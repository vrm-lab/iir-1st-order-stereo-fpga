==> flow/design.v <==
`timescale 1ns / 1ps
module iir_orde1_axis_wrapper #(
    parameter integer C_S_AXI_DATA_WIDTH = 32,
    parameter integer C_S_AXI_ADDR_WIDTH = 4,
    parameter integer DATA_WIDTH         = 32   
)(
    input  wire aclk,
    input  wire aresetn,   
    input  wire [DATA_WIDTH-1:0] s_axis_tdata,
    input  wire                  s_axis_tvalid,
    output wire                  s_axis_tready,
    input  wire                  s_axis_tlast,
    output wire [DATA_WIDTH-1:0] m_axis_tdata,
    output reg                   m_axis_tvalid,
    input  wire                  m_axis_tready,
    output reg                   m_axis_tlast,
    input  wire [C_S_AXI_ADDR_WIDTH-1:0] s_axi_awaddr,
    input  wire                          s_axi_awvalid,
    output wire                          s_axi_awready,
    input  wire [C_S_AXI_DATA_WIDTH-1:0] s_axi_wdata,
    input  wire [C_S_AXI_DATA_WIDTH/8-1:0] s_axi_wstrb,
    input  wire                          s_axi_wvalid,
    output wire                          s_axi_wready,
    output wire [1:0]                    s_axi_bresp,
    output wire                          s_axi_bvalid,
    input  wire                          s_axi_bready,
    input  wire [C_S_AXI_ADDR_WIDTH-1:0] s_axi_araddr,
    input  wire                          s_axi_arvalid,
    output wire                          s_axi_arready,
    output wire [C_S_AXI_DATA_WIDTH-1:0] s_axi_rdata,
    output wire [1:0]                    s_axi_rresp,
    output wire                          s_axi_rvalid,
    input  wire                          s_axi_rready
);
    reg [C_S_AXI_DATA_WIDTH-1:0] reg_ctrl;
    reg [C_S_AXI_DATA_WIDTH-1:0] reg_a0;
    reg [C_S_AXI_DATA_WIDTH-1:0] reg_a1;
    reg [C_S_AXI_DATA_WIDTH-1:0] reg_b1;
    reg axi_awready;
    reg axi_wready;
    reg [1:0] axi_bresp;
    reg axi_bvalid;
    reg axi_arready;
    reg [C_S_AXI_DATA_WIDTH-1:0] axi_rdata;
    reg axi_rvalid;
    reg aw_en;   
    assign s_axi_awready = axi_awready;
    assign s_axi_wready  = axi_wready;
    assign s_axi_bresp   = axi_bresp;
    assign s_axi_bvalid  = axi_bvalid;
    assign s_axi_arready = axi_arready;
    assign s_axi_rdata   = axi_rdata;
    assign s_axi_rresp   = 2'b00;   
    assign s_axi_rvalid  = axi_rvalid;
    always @(posedge aclk) begin
        if (!aresetn) begin
            axi_awready <= 1'b0;
            axi_wready  <= 1'b0;
            axi_bvalid  <= 1'b0;
            axi_bresp   <= 2'b0;
            aw_en       <= 1'b1;
            reg_ctrl    <= 32'h0000_0001;  
            reg_a0      <= 32'd0;
            reg_a1      <= 32'd0;
            reg_b1      <= 32'd0;
        end else begin
            if (~axi_awready && s_axi_awvalid && aw_en) begin
                axi_awready <= 1'b1;
                aw_en       <= 1'b0;
            end else begin
                axi_awready <= 1'b0;
            end
            if (~axi_wready && s_axi_wvalid) begin
                axi_wready <= 1'b1;
            end else begin
                axi_wready <= 1'b0;
            end
            if (axi_awready && s_axi_awvalid &&
                axi_wready  && s_axi_wvalid &&
                ~axi_bvalid) begin
                axi_bvalid <= 1'b1;
                axi_bresp  <= 2'b00;
                case (s_axi_awaddr[3:2])
                    2'h0: reg_ctrl <= s_axi_wdata;
                    2'h1: reg_a0   <= s_axi_wdata;
                    2'h2: reg_a1   <= s_axi_wdata;
                    2'h3: reg_b1   <= s_axi_wdata;
                    default: ;
                endcase
            end else if (s_axi_bready && axi_bvalid) begin
                axi_bvalid <= 1'b0;
                aw_en      <= 1'b1;
            end
        end
    end
    always @(posedge aclk) begin
        if (!aresetn) begin
            axi_arready <= 1'b0;
            axi_rvalid  <= 1'b0;
            axi_rdata   <= 32'd0;
        end else begin
            if (~axi_arready && s_axi_arvalid)
                axi_arready <= 1'b1;
            else
                axi_arready <= 1'b0;
            if (axi_arready && s_axi_arvalid && ~axi_rvalid) begin
                axi_rvalid <= 1'b1;
                case (s_axi_araddr[3:2])
                    2'h0: axi_rdata <= reg_ctrl;
                    2'h1: axi_rdata <= reg_a0;
                    2'h2: axi_rdata <= reg_a1;
                    2'h3: axi_rdata <= reg_b1;
                    default: axi_rdata <= 32'd0;
                endcase
            end else if (axi_rvalid && s_axi_rready) begin
                axi_rvalid <= 1'b0;
            end
        end
    end
    wire soft_enable_bit = reg_ctrl[0];
    wire soft_clear      = reg_ctrl[1];
    wire core_reset      = ~aresetn;
    wire axis_handshake_ok =
        s_axis_tvalid && (m_axis_tready || !m_axis_tvalid);
    wire core_enable_signal =
        axis_handshake_ok && soft_enable_bit;
    assign s_axis_tready =
        (m_axis_tready || !m_axis_tvalid) && soft_enable_bit;
    wire signed [15:0] data_in_L = s_axis_tdata[31:16];
    wire signed [15:0] data_in_R = s_axis_tdata[15:0];
    wire signed [15:0] data_out_L;
    wire signed [15:0] data_out_R;
    iir_orde1_core #(.ACC_W(64)) core_left (
        .clk        (aclk),
        .rst        (core_reset),
        .en         (core_enable_signal),
        .clear_state(soft_clear),
        .x_in       (data_in_L),
        .y_out      (data_out_L),
        .a0         (reg_a0[15:0]),
        .a1         (reg_a1[15:0]),
        .b1         (reg_b1[15:0])
    );
    iir_orde1_core #(.ACC_W(64)) core_right (
        .clk        (aclk),
        .rst        (core_reset),
        .en         (core_enable_signal),
        .clear_state(soft_clear),
        .x_in       (data_in_R),
        .y_out      (data_out_R),
        .a0         (reg_a0[15:0]),
        .a1         (reg_a1[15:0]),
        .b1         (reg_b1[15:0])
    );
    always @(posedge aclk) begin
        if (!aresetn) begin
            m_axis_tvalid <= 1'b0;
            m_axis_tlast  <= 1'b0;
        end else if (m_axis_tready || !m_axis_tvalid) begin
            m_axis_tvalid <= s_axis_tvalid && soft_enable_bit;
            m_axis_tlast  <= s_axis_tlast;
        end
    end
    assign m_axis_tdata = {data_out_L, data_out_R};
endmodule
`timescale 1ns / 1ps
module iir_orde1_core #(
    parameter integer ACC_W = 64   
)(
    input  wire clk,
    input  wire rst,          
    input  wire en,           
    input  wire clear_state,  
    input  wire signed [15:0] x_in,   
    output reg  signed [15:0] y_out,  
    input  wire signed [15:0] a0,     
    input  wire signed [15:0] a1,     
    input  wire signed [15:0] b1      
);
    reg signed [15:0] x1;   
    reg signed [15:0] y1;   
    reg signed [ACC_W-1:0] acc_comb;  
    reg signed [15:0]      y_next;    
    always @(posedge clk) begin
        if (rst) begin
            x1    <= 0;
            y1    <= 0;
            y_out <= 0;
        end else if (en) begin
            if (clear_state) begin
                x1    <= 0;
                y1    <= 0;
                y_out <= 0;
            end else begin
                acc_comb = $signed(x_in) * a0 +
                           $signed(x1)   * a1 +
                           $signed(y1)   * b1;
                if ((acc_comb >>> 15) > 32767)
                    y_next = 16'sd32767;
                else if ((acc_comb >>> 15) < -32768)
                    y_next = -16'sd32768;
                else
                    y_next = acc_comb[30:15];
                y_out <= y_next;
                x1    <= x_in;
                y1    <= y_next;
            end
        end
    end
endmodule
-- Reports on iir_orde1_axis_wrapper
The steps from the RTL of iir_orde1_axis_wrapper to its reports follow in flow order.
Line numbers count from 1 in the design file above.
Cell names lack the library's common part.
A cell with n/a has no value.
- top module: iir_orde1_axis_wrapper
- clock input: aclk
- cell library: sky130hd
- corner: tt_025C_1v80

-- After elaboration
Yosys after proc, flatten, opt, wreduce and memory -nomap, before mapping. Memory bits, and registers merged into a memory's read port (data or address), are not among the register bits. Print and check cells are not counted. Equal cells are merged and count once.
- reductions and logical operators at 26
- multiplexer cells: 19
- shift operators at 0
- noted $mul: 6
- divide/modulo/power cells: 0
- bitwise operators at 5
- $lt $le $gt $ge: 4
- add/sub/neg operators at 4
- equal/unequal tests: 6
- operators with widths (cell ; count):
    16-bit by 16-bit multiplier with 32-bit output ; 6
    64-bit by 32-bit adder with 64-bit output ; 2
    64-bit adder ; 2
    32-bit parallel mux with 4-bit select ; 1
    16-bit 2-to-1 mux ; 8
    49-bit by 16-bit greater-than comparator with 1-bit output with constant B ; 2
    49-bit by 16-bit < comparator with 1-bit output with constant B ; 2
    1-bit logical AND ; 16
    1-bit 2-to-1 mux ; 10
    2-bit == test with constant B ; 4
    2-bit AND reduction ; 4
    1-bit NOT ; 5
    2-bit by 1-bit == test with 1-bit output with constant B ; 2
    2-bit zero test ; 2
    2-bit nonzero test ; 2
    1-bit logical OR ; 1
    1-bit zero test ; 1
- noted memory bits (read-only): 0
- register bits after elaboration at 232
- output and inout bits at 76
- memories kept at 0
- RAM bits at 0
- bits of input ports: 86
- noted word-level cells: 87
- latch bits at 0
- noted word width x clocked read ports: 0

-- Longest topological paths
Longest topological path by Yosys (ltp), each cell counted once; first at word level (registers and memories cut), then after technology mapping (sequential cells cut; the memories' decode and read muxes count).
- depth in word-level cells at 7
- noted ABC_AREA: 0
- noted depth in mapped cells: 48
- gate-level depth less buffers at 45

-- Netlist
Yosys stat after the flow's synthesis: flattened, memories mapped to cells. It holds for the ABC_AREA given above (unset counts as 0); a run with the other value may have another netlist.
- mapped area: 72290.6 sq um
- area of sequential cells at 4644.5 sq um
- noted mapped flip-flops: 232
- noted cell count: 7893
- cells by type (cell ; count):
    fa_1 ; 1732
    inv_1 ; 1863
    ha_1 ; 534
    dfxtp_1 ; 232
    nand2_1 ; 1199
    and2_1 ; 652
    a21boi_0 ; 171
    clkbuf_1 ; 341
    xnor2_1 ; 122
    a21oi_1 ; 172
    mux4_2 ; 32
    nor2_1 ; 139
    a21o_1 ; 66
    nand2b_1 ; 69
    xor2_1 ; 45
    o21ai_0 ; 72
    nor2b_1 ; 54
    nor3b_1 ; 35
Other cell types: 65; their cells: 363.
The figures by module come from a second, unflattened synthesis with its own total; it is not the netlist above.
- cell total of the unflattened synthesis at 7437
- noted area (unflattened synthesis): 70297.4 sq um
Rows give one instance, submodules left out.
- modules (module ; area (sq um) ; instances ; cells):
    iir_orde1_core #(ACC_W=64) ; 31657.9 ; 2 ; 3347
    iir_orde1_axis_wrapper ; 6981.7 ; 1 ; 743

-- Timing after synthesis
OpenSTA on the mapped netlist: ideal clock, no wires. The path of least setup slack (recovery checks aside). Input and output delay are each 20% of the period. Register names are those of the netlist, which keeps one name where synthesis merged equal registers.
- path kind: input -> register
- start point: input s_axis_tdata[31]
- end point: register core_left.y1[0]
- path delay: 11.210 ns
- noted driving pins on the path: 42
- path slack at 6.150 ns
- external input delay: 4.340 ns
- buffers on the path at 2
- launch time at the first pin at 4.340 ns
- period: 21.7 ns
- data required time at 21.561 ns
- arrival at 15.411 ns
- synthesis period reached at 15.55 ns
"path delay" = arrival - input delay + setup time.
"driving pins on the path": output pins that drive a net of the path, with the launching flip-flop's if there is one; two outputs of one cell count as two.
"synthesis period reached" is the clock period less the worst setup slack; recovery checks do not enter. This is arithmetic on one report: input and output delays are still those of the set period (20% each).
Between the ends stands the longest chain of elaborated cells between them, by number of cells; it is not shown to be the way that was timed. Of several equally long chains one is given.
Each line given opens the expression or statement behind the cell; cells for indexed reads and writes are added by Yosys, which also makes memories of some case tables.
At most two assigning lines are given for a register; there are more.
- cells stage by stage: clkbuf_1 -> nand2_1 -> inv_1 -> fa_1 -> fa_1 -> inv_1 -> fa_1 -> inv_1 -> fa_1 -> fa_1 -> inv_1 -> fa_1 -> inv_1 -> ha_1 -> nand3_1 -> nor3_1 -> or3b_2 -> a31o_2 -> (+6 left out) -> fa_1 -> inv_1 -> ha_1 -> fa_1 -> inv_1 -> fa_1 -> fa_1 -> inv_1 -> ha_1 -> and4_1 -> and3_1 -> and4_1 -> a211oi_4 -> a2111oi_0 -> or4_1 -> o41ai_4 -> buf_4 -> a22oi_1
- noted length of the longest elaborated chain: 7
- RTL lines, path after synthesis (what ; line ; RTL):
    start, declared ; 9 ; input  wire [DATA_WIDTH-1:0] s_axis_tdata,
    16-bit by 16-bit multiplier with 32-bit output ; 195 ; acc_comb = $signed(x_in) * a0 +
    64-bit adder ; 195 ;
    64-bit by 32-bit adder with 64-bit output ; 195 ;
    49-bit by 16-bit < comparator with 1-bit output ; 200 ; else if ((acc_comb >>> 15) < -32768)
    16-bit 2-to-1 mux ; 200 ;
    16-bit 2-to-1 mux ; 198 ; if ((acc_comb >>> 15) > 32767)
    16-bit 2-to-1 mux ; 190 ; if (clear_state) begin
    end, assigned ; 192 ; y1    <= 0;
    end, assigned ; 206 ; y1    <= y_next;
    end, declared ; 181 ; reg signed [15:0] y1;

-- Worst path after layout
From the final timing report of run 1: the path of least setup slack in the routed layout; clock arrival at registers is part of the times.
- path kind: input -> register
- start point: input s_axis_tdata[21]
- end point: register core_left.y1[2]
- noted driving pins on the path: 41
- external input delay: 4.10 ns
- launch time at the first pin at 4.10 ns
- buffers on the path at 3
- path slack at 2.92 ns
- period: 20.5 ns
- arrival at 18.16 ns
- data required time at 21.07 ns
Between the ends stands the longest chain of elaborated cells between them, by number of cells; it is not shown to be the way that was timed. Of several equally long chains one is given.
At most two assigning lines are given for a register; there are more.
- cells stage by stage: clkdlybuf4s50_1 -> buf_4 -> and2_1 -> fa_1 -> inv_1 -> fa_1 -> inv_1 -> fa_1 -> fa_1 -> fa_1 -> fa_1 -> ha_1 -> a21o_1 -> a21o_1 -> a21oi_1 -> o21ai_0 -> o2111ai_1 -> a31oi_1 -> (+5 left out) -> inv_1 -> ha_1 -> fa_1 -> inv_1 -> fa_1 -> fa_1 -> inv_1 -> ha_1 -> a21oi_1 -> o21ai_1 -> a221o_1 -> a21o_1 -> a211oi_4 -> a2111oi_0 -> or4_1 -> o41ai_4 -> buf_4 -> a22oi_1
- noted length of the longest elaborated chain: 7
- RTL lines, path post-layout (what ; line ; RTL):
    start, declared ; 9 ; input  wire [DATA_WIDTH-1:0] s_axis_tdata,
    16-bit by 16-bit multiplier with 32-bit output ; 195 ; acc_comb = $signed(x_in) * a0 +
    64-bit adder ; 195 ;
    64-bit by 32-bit adder with 64-bit output ; 195 ;
    49-bit by 16-bit < comparator with 1-bit output ; 200 ; else if ((acc_comb >>> 15) < -32768)
    16-bit 2-to-1 mux ; 200 ;
    16-bit 2-to-1 mux ; 198 ; if ((acc_comb >>> 15) > 32767)
    16-bit 2-to-1 mux ; 190 ; if (clear_state) begin
    end, assigned ; 192 ; y1    <= 0;
    end, assigned ; 206 ; y1    <= y_next;
    end, declared ; 181 ; reg signed [15:0] y1;

Lab notebook: iir_orde1_axis_wrapper

Flow measurements of iir_orde1_axis_wrapper on sky130hd: 2 stored runs with different settings, listed in no order. Input and output delays are each 20% of the period that was set; the output load is 0.01 pF.
By "period achieved" is meant the clock period of the run minus its worst setup slack. This is arithmetic on one report: input and output delays are still those of the set period (20% each).

Run 1

==> flow/run.sh <==
#!/bin/bash
# the make line also repeats the synthesis and layout settings of config.mk as NAME=value (left out here)
make -C /OpenROAD-flow-scripts/flow DESIGN_CONFIG=/design/flow/config.mk WORK_HOME=/design/flow/orfs CLKGATE_MAP_FILE= finish
==> flow/config.mk <==
export PLATFORM = sky130hd
export DESIGN_NAME = iir_orde1_axis_wrapper
export DESIGN_NICKNAME = iir_orde1_axis_wrapper
export VERILOG_FILES = /design/flow/design.v
export SDC_FILE = /design/flow/constraint.sdc
export NUM_CORES = 4
export LEC_CHECK = 0
export CAP_MARGIN = 20
export CELL_PAD_IN_SITES_DETAIL_PLACEMENT = 1
export CELL_PAD_IN_SITES_GLOBAL_PLACEMENT = 2
export CORE_ASPECT_RATIO = 1.14
export CORE_MARGIN = 2
export CORE_UTILIZATION = 15
export GPL_TIMING_DRIVEN = 1
export MIN_ROUTING_LAYER = met1
export PLACE_DENSITY_LB_ADDON = 0.0
export SETUP_SLACK_MARGIN = -1.17
export SLEW_MARGIN = 20
==> flow/constraint.sdc <==
create_clock -name core_clock -period 20.5 [get_ports {aclk}]
set_input_delay 4.1000 -clock core_clock [delete_from_list [all_inputs] [get_ports {aclk}]]
set_output_delay 4.1000 -clock core_clock [all_outputs]
set_load 0.01 [all_outputs]

Measured in run 1:
- noted the Yosys chip area after synthesis: 72290.6 sq um
- die footprint: 487519.0 sq um
- area of the standard cells in the finished layout at 83483.8 sq um
- utilization after layout: 17.4%
- worst setup slack after layout at 2.918 ns
- noted the total negative slack: 0.000 ns
- noted the period achieved: 17.582 ns

Run 2

==> flow/run.sh <==
#!/bin/bash
# the make line also repeats the synthesis and layout settings of config.mk as NAME=value (left out here)
make -C /OpenROAD-flow-scripts/flow DESIGN_CONFIG=/design/flow/config.mk WORK_HOME=/design/flow/orfs CLKGATE_MAP_FILE= finish
==> flow/config.mk <==
export PLATFORM = sky130hd
export DESIGN_NAME = iir_orde1_axis_wrapper
export DESIGN_NICKNAME = iir_orde1_axis_wrapper
export VERILOG_FILES = /design/flow/design.v
export SDC_FILE = /design/flow/constraint.sdc
export NUM_CORES = 4
export LEC_CHECK = 0
export CAP_MARGIN = 20
export CELL_PAD_IN_SITES_DETAIL_PLACEMENT = 1
export CORE_ASPECT_RATIO = 0.91
export CORE_MARGIN = 2
export CORE_UTILIZATION = 60
export CTS_CLUSTER_SIZE = 55
export GPL_ROUTABILITY_DRIVEN = 0
export GPL_TIMING_DRIVEN = 0
export MAX_ROUTING_LAYER = met5
export PLACE_DENSITY_LB_ADDON = 0.11
export SETUP_SLACK_MARGIN = -0.03
export SLEW_MARGIN = 5
export TNS_END_PERCENT = 30
==> flow/constraint.sdc <==
create_clock -name core_clock -period 8.82 [get_ports {aclk}]
set_input_delay 1.7640 -clock core_clock [delete_from_list [all_inputs] [get_ports {aclk}]]
set_output_delay 1.7640 -clock core_clock [all_outputs]
set_load 0.01 [all_outputs]

Run 2: no results, routing failed with GRT-0232.
